==> flow/design.v <==
module Turn_HEX(
  input  logic       CLK100MHZ,
  input  logic [7:0] data,
  output logic [7:0] HEX,
  output logic [7:0] AN
    );
logic [7:0] buffer_1, buffer_0;
logic [31:0] count;
logic [1:0] shift_reg;
assign AN = {6'b111111, ~shift_reg};
initial
begin
  HEX = 8'b11111111;
  shift_reg = 2'b01;
  count = 32'b0;
end
always @(posedge CLK100MHZ)
begin
  count <= count + 32'b1;
end
wire enable = (count [12:0] == 13'b0);
always @(posedge CLK100MHZ)
begin
  if (enable)
    shift_reg <= ~shift_reg;
  case(shift_reg)
  2'b01: HEX = buffer_0;
  2'b10: HEX = buffer_1;
  default: HEX = 8'b11111111;
  endcase
  count = count + 1;
end
always_comb
begin
  case(data[7:4])
    4'b0000: buffer_1 <= 8'b11000000;   
    4'b0001: buffer_1 <= 8'b11111001;   
    4'b0010: buffer_1 <= 8'b10100100;   
    4'b0011: buffer_1 <= 8'b10110000;   
    4'b0100: buffer_1 <= 8'b10011001;   
    4'b0101: buffer_1 <= 8'b10010010;   
    4'b0110: buffer_1 <= 8'b10000010;   
    4'b0111: buffer_1 <= 8'b11111000;   
    4'b1000: buffer_1 <= 8'b10000000;   
    4'b1001: buffer_1 <= 8'b10010000;   
    4'b1010: buffer_1 <= 8'b10001000;   
    4'b1011: buffer_1 <= 8'b10000011;   
    4'b1100: buffer_1 <= 8'b11000110;   
    4'b1101: buffer_1 <= 8'b10100001;   
    4'b1110: buffer_1 <= 8'b10000110;   
    4'b1111: buffer_1 <= 8'b10001110;   
  endcase
  case(data[3:0])
    4'b0000: buffer_0 <= 8'b11000000;   
    4'b0001: buffer_0 <= 8'b11111001;   
    4'b0010: buffer_0 <= 8'b10100100;   
    4'b0011: buffer_0 <= 8'b10110000;   
    4'b0100: buffer_0 <= 8'b10011001;   
    4'b0101: buffer_0 <= 8'b10010010;   
    4'b0110: buffer_0 <= 8'b10000010;   
    4'b0111: buffer_0 <= 8'b11111000;   
    4'b1000: buffer_0 <= 8'b10000000;   
    4'b1001: buffer_0 <= 8'b10010000;   
    4'b1010: buffer_0 <= 8'b10001000;   
    4'b1011: buffer_0 <= 8'b10000011;   
    4'b1100: buffer_0 <= 8'b11000110;   
    4'b1101: buffer_0 <= 8'b10100001;   
    4'b1110: buffer_0 <= 8'b10000110;   
    4'b1111: buffer_0 <= 8'b10001110;   
  endcase
end
endmodule
**Reports on Turn_HEX**

The steps from the RTL of Turn_HEX to its reports follow in flow order.
Lines are those of the file above, counted from 1.
Operators carry their Yosys type and port widths (W data, S select, Z words).
The mark - stands for no value.

- Design top: Turn_HEX
- Clock port: CLK100MHZ
- Library: sky130hd
- Timing corner: tt_025C_1v80

**Elaborated design**

Source: Yosys, flattened and elaborated, memories not mapped. Widths are those after wreduce; folded enables and synchronous resets count as part of the registers. Registers that Yosys merges into a memory's read port (data or address) are not register bits. Print and check cells do not count. Equal cells are merged and count once.
Memory sizes are those after Yosys's memory passes, which may raise the word count (mostly to a power of two), join words into wider ones and drop unused or constant bits.

- Bits in registers: 42
- Bits in latches: 0
- Bits in writable memories: 0
- ROM bits: 224
- Clocked read ports x word width: 0
- Memory cells: 2
- Input port bits: 9
- Output and inout port bits: 16
- Elaborated cells: 11

Memories:

| name | words | bits a word | rd ports | wr ports | line | text |
|---|---|---|---|---|---|---|
| (no name shown) | 16 | 7 | 1 | 0 | 35 | `case(data[7:4])` |
| (no name shown) | 16 | 7 | 1 | 0 | 53 | `case(data[3:0])` |

- $add $sub $neg: 1
- $mul: 0
- Divide/modulo/power cells: 0
- Order comparisons: 0
- Equality and inequality tests: 2
- Shift-type cells: 0
- Muxes and demuxes: 1
- Bitwise logic cells: 1
- Reductions and logical operators: 1

Operators with widths:

| cell | count |
|---|---|
| $add A32 B1 Y32 const B | 1 |
| $pmux W8 S2 | 1 |
| $logic_not A13 Y1 | 1 |
| $eq A2 B1 Y1 const B | 1 |
| $eq A2 B2 Y1 const B | 1 |
| $not A2 Y2 | 1 |

**Logic depth**

Depth = most cells in a row (Yosys ltp): at word level without a register or memory, in the mapped netlist without a sequential cell, where the memories' decode and read muxes count.

- Depth after elaboration: 2
- ABC_AREA: 0
- Gate-level depth with buffers: 6

**Mapped cells and area**

Source: synth_stat.txt of the flow (Yosys; design flattened, memories mapped). It holds for the ABC_AREA given above (unset counts as 0); a run with the other value may have another netlist.

Cells by type:

| cell type | count |
|---|---|
| sky130_fd_sc_hd__dfxtp_1 | 20 |
| sky130_fd_sc_hd__ha_1 | 18 |
| sky130_fd_sc_hd__xnor2_1 | 8 |
| sky130_fd_sc_hd__a221o_1 | 6 |
| sky130_fd_sc_hd__buf_4 | 8 |
| sky130_fd_sc_hd__edfxtp_1 | 2 |
| sky130_fd_sc_hd__mux2i_1 | 5 |
| sky130_fd_sc_hd__o21ai_0 | 10 |
| sky130_fd_sc_hd__nand2_1 | 11 |
| sky130_fd_sc_hd__xor2_1 | 4 |
| sky130_fd_sc_hd__inv_1 | 9 |
| sky130_fd_sc_hd__mux2_2 | 3 |
| sky130_fd_sc_hd__nor2_1 | 9 |
| sky130_fd_sc_hd__o211ai_1 | 3 |
| sky130_fd_sc_hd__nor2b_1 | 3 |
| sky130_fd_sc_hd__a22o_1 | 2 |
| sky130_fd_sc_hd__and2b_1 | 2 |
| sky130_fd_sc_hd__nand3_1 | 3 |

Other cell types: 18; their cells: 24.

- Mapped cells: 150
- Synthesis area: 0.0013951 mm2
- Area of sequential cells: 0.0004604 mm2
- Flip-flop cells: 22
- Buffer cells: 12

**Path before layout**

OpenSTA on the mapped netlist: ideal clock, no wires. The path of least setup slack (recovery checks aside). Input and output delay are each 20% of the period. Register names are those of the netlist, which keeps one name where synthesis merged equal registers.

- Path kind: input to register
- From: input data[0]
- To: register HEX[1]
- Period: 1.78 ns
- Input delay: 0.356 ns
- Library setup time: 0.122 ns
- Launch time at the first pin: 0.356 ns
- Data arrival time: 1.350 ns
- Path slack: 0.308 ns
- Path delay: 1.116 ns
- Driving pins on the path: 6
- Buffers on the path: 0
- Synthesis period reached: 1.472 ns

"path delay" = arrival - input delay + setup time.
"driving pins on the path" counts driving pins, that of a launching flip-flop among them; a cell with two outputs on the path counts twice.
"synthesis period reached" = period - worst setup slack (recovery checks aside). The figure is calculated, with input and output delays left at 20% of the set period.
Between the ends stands the longest chain of elaborated cells between them, by number of cells; it is not shown to be the way that was timed. Of several equally long chains one is given.
A line is the first line of the expression or statement that the cell stems from. Yosys adds cells for indexed reads and writes and turns some case tables into memories.
A memory read counts as a cell of the chain, while the word-level depth stops at memories.
A register here has more assigning lines than the two given.

- Cell sequence: sky130_fd_sc_hd__inv_1 > sky130_fd_sc_hd__ha_1 > sky130_fd_sc_hd__nor2b_1 > sky130_fd_sc_hd__o21ai_0 > sky130_fd_sc_hd__o21ai_0 > sky130_fd_sc_hd__a221o_1
- Cells in the longest elaborated chain: 2

Ends and longest elaborated chain, after synthesis:

| item | line | text |
|---|---|---|
| start, declared | 3 | `input  logic [7:0] data,` |
| $mem_v2 Z16 W7 | 53 | `case(data[3:0])` |
| $pmux W8 S2 | 26 | `case(shift_reg)` |
| end, assigned | 27 | `2'b01: HEX = buffer_0;` |
| end, assigned | 28 | `2'b10: HEX = buffer_1;` |
| end, declared | 4 | `output logic [7:0] HEX,` |

**Timing after layout**

Path of least setup slack in the final report of entry A (OpenROAD, finished layout, wires in). Where an end is a register, its clock arrival counts in the times.

- Path kind: register to register
- From: register count[0]
- To: register shift_reg[0]
- Period: 1.7 ns
- Library setup time: 0.27 ns
- Launch time at the first pin: 0.27 ns
- Data arrival time: 1.36 ns
- Path slack: 0.33 ns
- Driving pins on the path: 5
- Buffers on the path: 0

Between the ends stands the longest chain of elaborated cells between them, by number of cells; it is not shown to be the way that was timed. Of several equally long chains one is given.

- Cell sequence: sky130_fd_sc_hd__dfxtp_2 > sky130_fd_sc_hd__inv_1 > sky130_fd_sc_hd__ha_1 > sky130_fd_sc_hd__nor4b_2 > sky130_fd_sc_hd__and3_4
- Cells in the longest elaborated chain: 1

Ends and longest elaborated chain, after layout:

| item | line | text |
|---|---|---|
| start, declared | 8 | `logic [31:0] count;` |
| $logic_not A13 Y1 | 21 | `wire enable = (count [12:0] == 13'b0);` |
| end, assigned | 25 | `shift_reg <= ~shift_reg;` |
| end, declared | 9 | `logic [1:0] shift_reg;` |

Subject: flow runs of Turn_HEX

Hi,

Record of 2 stored runs of the RTL-to-layout flow on Turn_HEX, platform sky130hd. The runs are unordered. Constraints: input delay and output delay 20% of the set period each, output load 0.01 pF.
"power consumption" rests on the timing tool's default activity at the inputs, not on a simulated workload.

### Entry A

Settings: `period_ns=1.7`, `CORE_UTILIZATION=31`, `SETUP_SLACK_MARGIN=0.47`, `PLACE_DENSITY_LB_ADDON=0.1`, `CORE_ASPECT_RATIO=1.61`, `CELL_PAD_IN_SITES_DETAIL_PLACEMENT=1`, `TNS_END_PERCENT=40`, `GPL_TIMING_DRIVEN=1`, `CTS_CLUSTER_SIZE=80`, `CAP_MARGIN=30`, `MAX_ROUTING_LAYER=met4`, `CORE_MARGIN=2`, `SLEW_MARGIN=20`

- Post-synthesis cell area: 0.0013951 mm2
- Die footprint: 0.0050682 mm2
- Standard-cell area after routing: 0.0020082 mm2
- Worst setup slack after layout: 0.331 ns
- Final worst hold slack: 0.458 ns
- Power consumption: 1,154 µW

### Entry B

Settings: `period_ns=2.18`, `CORE_UTILIZATION=72`, `PLACE_DENSITY_LB_ADDON=0.25`, `CELL_PAD_IN_SITES_GLOBAL_PLACEMENT=3`, `ABC_AREA=0`, `CTS_CLUSTER_DIAMETER=354`, `CAP_MARGIN=25`, `SLEW_MARGIN=40`, `MIN_ROUTING_LAYER=met2`, `CORE_MARGIN=2`

Not finished: placement ended with error FLW-0024.

Regards
