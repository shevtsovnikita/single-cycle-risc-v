==> flow/design.v <==
module PS2_controller(
	input  logic        CLK100MHZ,
	input  logic        [9:0] SW,
	input  logic        PS2_DATA,
	input  logic        PS2_CLK,
	output logic [7:0]  key_data
);
typedef enum logic [1:0] {IDLE = 2'b00,
                          RECIEVE_DATA = 2'b01,
                          CHECK = 2'b10} statetype;
statetype state;
logic [8:0] shift_reg;
logic [3:0] count_bit;
logic areset, valid_data;
assign areset = SW[0];
assign key_data = shift_reg[7:0];
initial
begin
  count_bit = 4'b0;
  state = IDLE;
  shift_reg = 9'b0;
end
always @(posedge PS2_CLK)
begin
  if(areset)
  begin
    valid_data <= 1'b0;
    count_bit <= 4'b0;
    shift_reg <= 9'b0;
  end
  else
    begin
      if(PS2_DATA && ~(^shift_reg[7:1]) == shift_reg[8] && state == CHECK)
        valid_data <= 1'b1;
      else 
		  valid_data <= 1'b0;
      if(state == RECIEVE_DATA)
        begin
          count_bit <= count_bit + 1;
          shift_reg <= {PS2_DATA, shift_reg[8:1]};
        end
        else begin
          count_bit <= 4'b0; 
        end
    end
end 
always @(posedge PS2_CLK)
begin
  if(areset)
    state <= IDLE;
  else
    case(state)
    IDLE: 
      if(!PS2_DATA)
        state = RECIEVE_DATA;
    RECIEVE_DATA:
      if(count_bit == 8)
        state = CHECK;
    CHECK: 
	   if(PS2_DATA)
		  begin
            state = IDLE;
		  end
    default: state = IDLE;
    endcase
end
endmodule 
Reports on PS2_controller
The steps from the RTL of PS2_controller to its reports follow in flow order.
Lines are those of the file above, counted from 1.
Cell names lack the library's common part.
{"block": "design", "design": "PS2_controller", "clock": "PS2_CLK", "library": "sky130hd", "pvt_corner": "tt_025C_1v80"}

Elaborated design
Yosys after proc, flatten, opt, wreduce and memory -nomap, before mapping. Memory bits, and registers merged into a memory's read port (data or address), are not among the register bits. Print and check cells are not counted. Equal cells are merged and count once.
{"block": "classes", "add_sub_neg": 1, "n_mul": 0, "n_div": 0, "cmp": 0, "equal": 6, "shift": 0, "mux": 4, "n_logic": 1, "n_reduce_logical": 3}
{"block": "op_table", "op": "parallel mux 2 bit (select 3 bit)", "count": 1}
{"block": "op_table", "op": "2-to-1 mux 2 bit", "count": 3}
{"block": "op_table", "op": "inequality test 2 bit with constant B", "count": 2}
{"block": "op_table", "op": "adder 4 x 1 -> 4 bit with constant B", "count": 1}
{"block": "op_table", "op": "== test 4 bit with constant B", "count": 1}
{"block": "op_table", "op": "AND reduction 3 bit", "count": 1}
{"block": "op_table", "op": "== test 2 x 1 -> 1 bit with constant B", "count": 1}
{"block": "op_table", "op": "inequality test 2 x 1 -> 1 bit with constant B", "count": 1}
{"block": "op_table", "op": "== test 2 bit with constant B", "count": 1}
{"block": "op_table", "op": "logical NOT 2 bit", "count": 1}
{"block": "op_table", "op": "OR reduction 2 bit", "count": 1}
{"block": "op_table", "op": "NOT 1 bit", "count": 1}
{"block": "word_totals", "regBits": 15, "latch_bits": 0, "ram_bits": 0, "mem_bits_ro": 0, "clocked_rd_ports_x_width": 0, "memories": 0, "in_bits": 13, "output_inout_bits": 8, "word_cells": 18}

Depth
Longest topological path by Yosys (ltp), each cell counted once; first at word level (registers and memories cut), then after technology mapping (sequential cells cut; the memories' decode and read muxes count).
{"block": "logic_depth", "word_depth": 3, "abc_area": 1, "depth_mapped": 6, "depth_no_buf": 6}

After synthesis
The flow's flattened synthesis, as Yosys stat reports it; memories are mapped. The netlist is that of the ABC_AREA named above (0 if unset); the other value can give another one.
Totals and module areas in this step are rounded.
{"block": "synth_totals", "stdcells": 84, "mapped_area_mm2": 0.000676, "ff_cells": 15}
{"block": "by_type", "cell_type": "dfxtp_1", "count": 15}
{"block": "by_type", "cell_type": "nor2_1", "count": 20}
{"block": "by_type", "cell_type": "buf_4", "count": 8}
{"block": "by_type", "cell_type": "o21ai_0", "count": 9}
{"block": "by_type", "cell_type": "inv_1", "count": 8}
{"block": "by_type", "cell_type": "ha_1", "count": 2}
{"block": "by_type", "cell_type": "nand2_1", "count": 6}
{"block": "by_type", "cell_type": "nor2_8", "count": 1}
{"block": "by_type", "cell_type": "nor2_2", "count": 3}
{"block": "by_type", "cell_type": "nand3_1", "count": 3}
{"block": "by_type", "cell_type": "buf_6", "count": 1}
{"block": "by_type", "cell_type": "nor2_4", "count": 1}
{"block": "by_type", "cell_type": "xnor2_1", "count": 1}
{"block": "by_type", "cell_type": "inv_4", "count": 1}
{"block": "by_type", "cell_type": "nand2_2", "count": 1}
{"block": "by_type", "cell_type": "nand4_1", "count": 1}
{"block": "by_type", "cell_type": "a21oi_1", "count": 1}
{"block": "by_type", "cell_type": "buf_2", "count": 1}
{"block": "by_type", "cell_type": "clkinv_1", "count": 1}

Path before layout
Path of least setup slack by OpenSTA after synthesis, without wires, with an ideal clock, recovery checks aside; 20% of the period is set as input and as output delay. Where synthesis merged equal registers, the netlist keeps one of their names.
{"block": "synth_path", "path_kind": "register to register", "start": "reg count_bit[0]", "end": "reg count_bit[1]", "tclk_ns": 1.27, "setup_time_ns": 0.110, "arrival_time_ns": 0.791, "path_slack_ns": 0.369, "path_delay_ns": 0.901, "stages": 5, "n_path_buf": 0, "period_less_setup_slack_ns": 0.901}
"path_delay_ns" is the arrival time less input delay plus setup time.
"stages": output pins that drive a net of the path, with the launching flip-flop's if there is one; two outputs of one cell count as two.
"period_less_setup_slack_ns" = period - worst setup slack (recovery checks aside). The figure is calculated, with input and output delays left at 20% of the set period.
Between the ends stands the longest chain of elaborated cells between them, by number of cells; it is not shown to be the way that was timed. Of several equally long chains one is given.
A line is the first line of the expression or statement that the cell stems from. Yosys adds cells for indexed reads and writes and turns some case tables into memories.
A register here has more assigning lines than the two given.
{"block": "synth_via", "path_cell_list": "dfxtp_1 > inv_1 > ha_1 > inv_1 > nor2_2", "elab_chain_len": 1}
{"block": "synth_rtl", "item": "start: declaration", "line_no": 13, "rtl": "logic [3:0] count_bit;"}
{"block": "synth_rtl", "item": "start: assignment", "line_no": 28, "rtl": "count_bit <= 4'b0;"}
{"block": "synth_rtl", "item": "start: assignment", "line_no": 39, "rtl": "count_bit <= count_bit + 1;"}
{"block": "synth_rtl", "item": "adder 4 x 1 -> 4 bit", "line_no": 39}
{"block": "synth_rtl", "item": "end: assignment", "line_no": 39}
{"block": "synth_rtl", "item": "end: assignment", "line_no": 43, "rtl": "count_bit <= 4'b0;"}
{"block": "synth_rtl", "item": "end: declaration", "line_no": 13}

Worst path after layout
Path of least setup slack in the final report of job 1 (OpenROAD, finished layout, wires in). Where an end is a register, its clock arrival counts in the times.
{"block": "layout_path", "path_kind": "register to register", "start": "reg state[1]", "end": "reg shift_reg[2]", "tclk_ns": 0.985, "setup_time_ns": 0.10, "arrival_time_ns": 1.18, "path_slack_ns": -0.01, "stages": 6, "n_path_buf": 1}
Between the ends stands the longest chain of elaborated cells between them, by number of cells; it is not shown to be the way that was timed. Of several equally long chains one is given.
A register here has more assigning lines than the two given.
{"block": "layout_via", "path_cell_list": "dfxtp_2 > inv_2 > nand2_4 > buf_2 > o21ai_1 > nor2_1", "elab_chain_len": 1}
{"block": "layout_rtl", "item": "start: declaration", "line_no": 11, "rtl": "statetype state;"}
{"block": "layout_rtl", "item": "start: assignment", "line_no": 50, "rtl": "state <= IDLE;"}
{"block": "layout_rtl", "item": "start: assignment", "line_no": 55, "rtl": "state = RECIEVE_DATA;"}
{"block": "layout_rtl", "item": "== test 2 x 1 -> 1 bit", "line_no": 37, "rtl": "if(state == RECIEVE_DATA)"}
{"block": "layout_rtl", "item": "end: assignment", "line_no": 29, "rtl": "shift_reg <= 9'b0;"}
{"block": "layout_rtl", "item": "end: assignment", "line_no": 40, "rtl": "shift_reg <= {PS2_DATA, shift_reg[8:1]};"}
{"block": "layout_rtl", "item": "end: declaration", "line_no": 12, "rtl": "logic [8:0] shift_reg;"}

Appendix: measured runs

Top module PS2_controller; platform sky130hd; tools Yosys and OpenROAD; 2 stored runs in no particular order. Input and output delays are each 20% of the period that was set; the output load is 0.01 pF.
"timing.achieved_period_ns" = clock period - worst setup slack. The figure is calculated, with input and output delays left at 20% of the set period.
"worst_path_time_ns" is the time allowed to the run's worst setup path (the clock period less input and output delay, where it has them) less its slack. Clock arrival times count: a late capture clock shortens it, a late launch clock lengthens it.
"total_power_uw" is the tool's figure for a default switching activity; nothing was simulated.
The results are shown rounded.

Job 1
==> flow/run.sh <==
#!/bin/bash
# the make line also repeats the synthesis and layout settings of config.mk as NAME=value (left out here)
make -C /OpenROAD-flow-scripts/flow DESIGN_CONFIG=/design/flow/config.mk WORK_HOME=/design/flow/orfs CLKGATE_MAP_FILE= finish
==> flow/config.mk <==
export PLATFORM = sky130hd
export DESIGN_NAME = PS2_controller
export DESIGN_NICKNAME = PS2_controller
export VERILOG_FILES = /design/flow/design.v
export SDC_FILE = /design/flow/constraint.sdc
export NUM_CORES = 4
export LEC_CHECK = 0
export ABC_AREA = 1
export CAP_MARGIN = 20
export CORE_MARGIN = 2
export CORE_UTILIZATION = 62
export GPL_ROUTABILITY_DRIVEN = 0
export MAX_ROUTING_LAYER = met5
export PLACE_DENSITY = 0.82
export SETUP_SLACK_MARGIN = 0.1
export SLEW_MARGIN = 20
export TNS_END_PERCENT = 15
==> flow/constraint.sdc <==
create_clock -name core_clock -period 0.985 [get_ports {PS2_CLK}]
set_input_delay 0.1970 -clock core_clock [delete_from_list [all_inputs] [get_ports {PS2_CLK}]]
set_output_delay 0.1970 -clock core_clock [all_outputs]
set_load 0.01 [all_outputs]

==> results of job 1, as JSON <==
{
  "total_power_uw": 1300,
  "timing.achieved_period_ns": 0.999,
  "final_stdcell_area_mm2": 0.000925,
  "yosys.chip_area_mm2": 0.000676,
  "timing.setup.ws_ns": -0.014,
  "design.die.area_mm2": 0.00137,
  "tns_setup_ns": -0.014,
  "fin_hold_ws_ns": 0.537,
  "finalUtil_frac": 0.946,
  "worst_path_time_ns": 1.00,
  "timing.worst_path_kind": "register to register"
}

Job 2
==> flow/run.sh <==
#!/bin/bash
# the make line also repeats the synthesis and layout settings of config.mk as NAME=value (left out here)
make -C /OpenROAD-flow-scripts/flow DESIGN_CONFIG=/design/flow/config.mk WORK_HOME=/design/flow/orfs CLKGATE_MAP_FILE= finish
==> flow/config.mk <==
export PLATFORM = sky130hd
export DESIGN_NAME = PS2_controller
export DESIGN_NICKNAME = PS2_controller
export VERILOG_FILES = /design/flow/design.v
export SDC_FILE = /design/flow/constraint.sdc
export NUM_CORES = 4
export LEC_CHECK = 0
export CAP_MARGIN = 20
export CORE_MARGIN = 2
export CORE_UTILIZATION = 72
export SLEW_MARGIN = 20
==> flow/constraint.sdc <==
create_clock -name core_clock -period 1.15 [get_ports {PS2_CLK}]
set_input_delay 0.2300 -clock core_clock [delete_from_list [all_inputs] [get_ports {PS2_CLK}]]
set_output_delay 0.2300 -clock core_clock [all_outputs]
set_load 0.01 [all_outputs]

==> results of job 2, as JSON <==
{
  "outcome": "incomplete, floorplanning halted on PDN-0185"
}
